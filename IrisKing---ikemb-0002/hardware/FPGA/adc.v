==> flow/design.v <==
module adc(
		   clk,
		   rst,
		   AD_DO,
		   AD_CLK,
		   AD_CS,
		   ADdata
           );
input clk,rst;
input AD_DO;
output AD_CS, AD_CLK;
output [7:0] ADdata;
reg [4:0] ADcnt;
reg [7:0] ADdata;       
reg [7:0] ADO_reg;          
assign AD_CS=(ADcnt>=0 && ADcnt<=7 || ADcnt==30)?0:1;
assign  AD_CLK=(ADcnt>=0 && ADcnt<=7)?clk:0;
always @ (negedge rst or negedge clk)
begin
   if (!rst)
	  ADcnt<=0;
   else if (ADcnt==30)       
      ADcnt<=0;
   else
      ADcnt<=ADcnt+1;
end
always @ (negedge rst or posedge clk)
begin
   if (!rst)
	  	ADO_reg<=0;
	else if (ADcnt>=8 && ADcnt<=30)
       	ADO_reg<=0;
    else
		ADO_reg<=ADO_reg<<1|AD_DO;
end
always @ (negedge rst or posedge clk)
begin
	if(!rst)
        ADdata<=0;
	else if (ADcnt==8)
		ADdata<=ADO_reg;
end
endmodule
# From RTL to reports: adc

Tool output for the design above, in the order of the flow.
Line numbers count from 1 in the design file above.
Operators: Yosys type, input widths -> output width; for muxes data width and select width s.
Library cell names are shortened.
A cell with - has no value.

Design top: adc
Clock port: clk
Cell library: sky130hd
Timing corner: tt_025C_1v80

# Word-level counts

Counts by Yosys on the flattened word-level netlist (proc, flatten, opt, wreduce; memories kept). Register bits leave out memories and registers merged into their read ports (data or address); mux counts leave out enables and synchronous resets folded into registers. Print and check cells are left out. Cells with the same type and inputs are merged into one.

Flip-flop bits (word level): 21
Output and inout bits: 10

Bitwise logic cells: 1
Magnitude comparators: 4
$add $sub $neg: 1
Muxes and demuxes: 4
Eq/ne operators: 2
Reduce/logical cells: 3

Operators with widths:

| cell                | count |
| $or 8x1->8          | 1 |
| $mux 8              | 1 |
| $add 5x1->5 const B | 1 |
| $ge 5x1->1 const B  | 1 |
| $le 5x3->1 const B  | 1 |
| $ge 5x4->1 const B  | 1 |
| $eq 5x4->1 const B  | 1 |
| $le 5x5->1 const B  | 1 |
| $eq 5x5->1 const B  | 1 |
| $mux 5              | 1 |
| $logic_and 1x1->1   | 2 |
| $mux 1              | 2 |
| $logic_or 1x1->1    | 1 |

# Longest topological paths

Longest topological path by Yosys (ltp), each cell counted once; first at word level (registers and memories cut), then after technology mapping (sequential cells cut; the memories' decode and read muxes count).

Depth in word-level cells: 4
ABC_AREA: 0
Depth in mapped cells: 6

# Synthesis result

Yosys stat after the flow's synthesis: flattened, memories mapped to cells. It holds for the ABC_AREA given above (unset counts as 0); a run with the other value may have another netlist.

Mapped cells: 78
Cell area after synthesis: 994.7 sq um
Buffers: 7
Sequential area: 525.5 sq um
Mapped flip-flops: 21

Cells by type:

| cell      | count | total area (sq um) |
| dfrtp_1   | 16    | 400.384 |
| dfrtn_1   | 5     | 125.12 |
| mux2_4    | 8     | 120.115 |
| o2bb2ai_1 | 8     | 70.067 |
| nand3_1   | 9     | 45.043 |
| ha_1      | 2     | 25.024 |
| buf_6     | 2     | 22.522 |
| nand4b_1  | 2     | 17.517 |
| buf_2     | 3     | 15.014 |
| inv_1     | 4     | 15.014 |
| and4bb_1  | 1     | 12.512 |
| nand2b_1  | 2     | 12.512 |
| a21bo_2   | 1     | 10.01 |
| and4b_1   | 1     | 10.01 |
| mux2i_1   | 1     | 10.01 |
| o211a_1   | 1     | 10.01 |
| o21ai_0   | 2     | 10.01 |
| a41oi_1   | 1     | 8.758 |

Not listed: further types 8, cells in them 9.

FLOW RESULTS
============

Design adc on sky130hd. What follows are 2 stored runs of the flow, each under its own settings; their order means nothing. The constraints put input and output delay at 20% of the set period each and load the outputs with 0.01 pF.
"total power of the final layout" rests on the timing tool's default activity at the inputs, not on a simulated workload.
Settings: - = not set for that run.

| item                                | entry A  | entry B   |
| period_ns                           | 4.38     | 2.79      |
| CORE_UTILIZATION                    | 47       | 26        |
| CAP_MARGIN                          | 20       | 20        |
| CORE_MARGIN                         | 2        | 2         |
| SLEW_MARGIN                         | 20       | 20        |
| SETUP_SLACK_MARGIN                  | -        | -0.25     |
| CORE_ASPECT_RATIO                   | -        | 0.83      |
| CELL_PAD_IN_SITES_DETAIL_PLACEMENT  | -        | 0         |
| GPL_ROUTABILITY_DRIVEN              | -        | 1         |
| MIN_ROUTING_LAYER                   | -        | met2      |
| MAX_ROUTING_LAYER                   | -        | met4      |
| cell area after synthesis (sq um)   | 994.7    | 994.7     |
| die footprint (sq um)               | 2500.5   | 4338.6    |
| final design utilization (%)        | 62.7     | 36.2      |
| worst setup slack after layout (ns) | -0.133   | -0.623    |
| total power of the final layout (W) | 0.000346 | 0.0006645 |
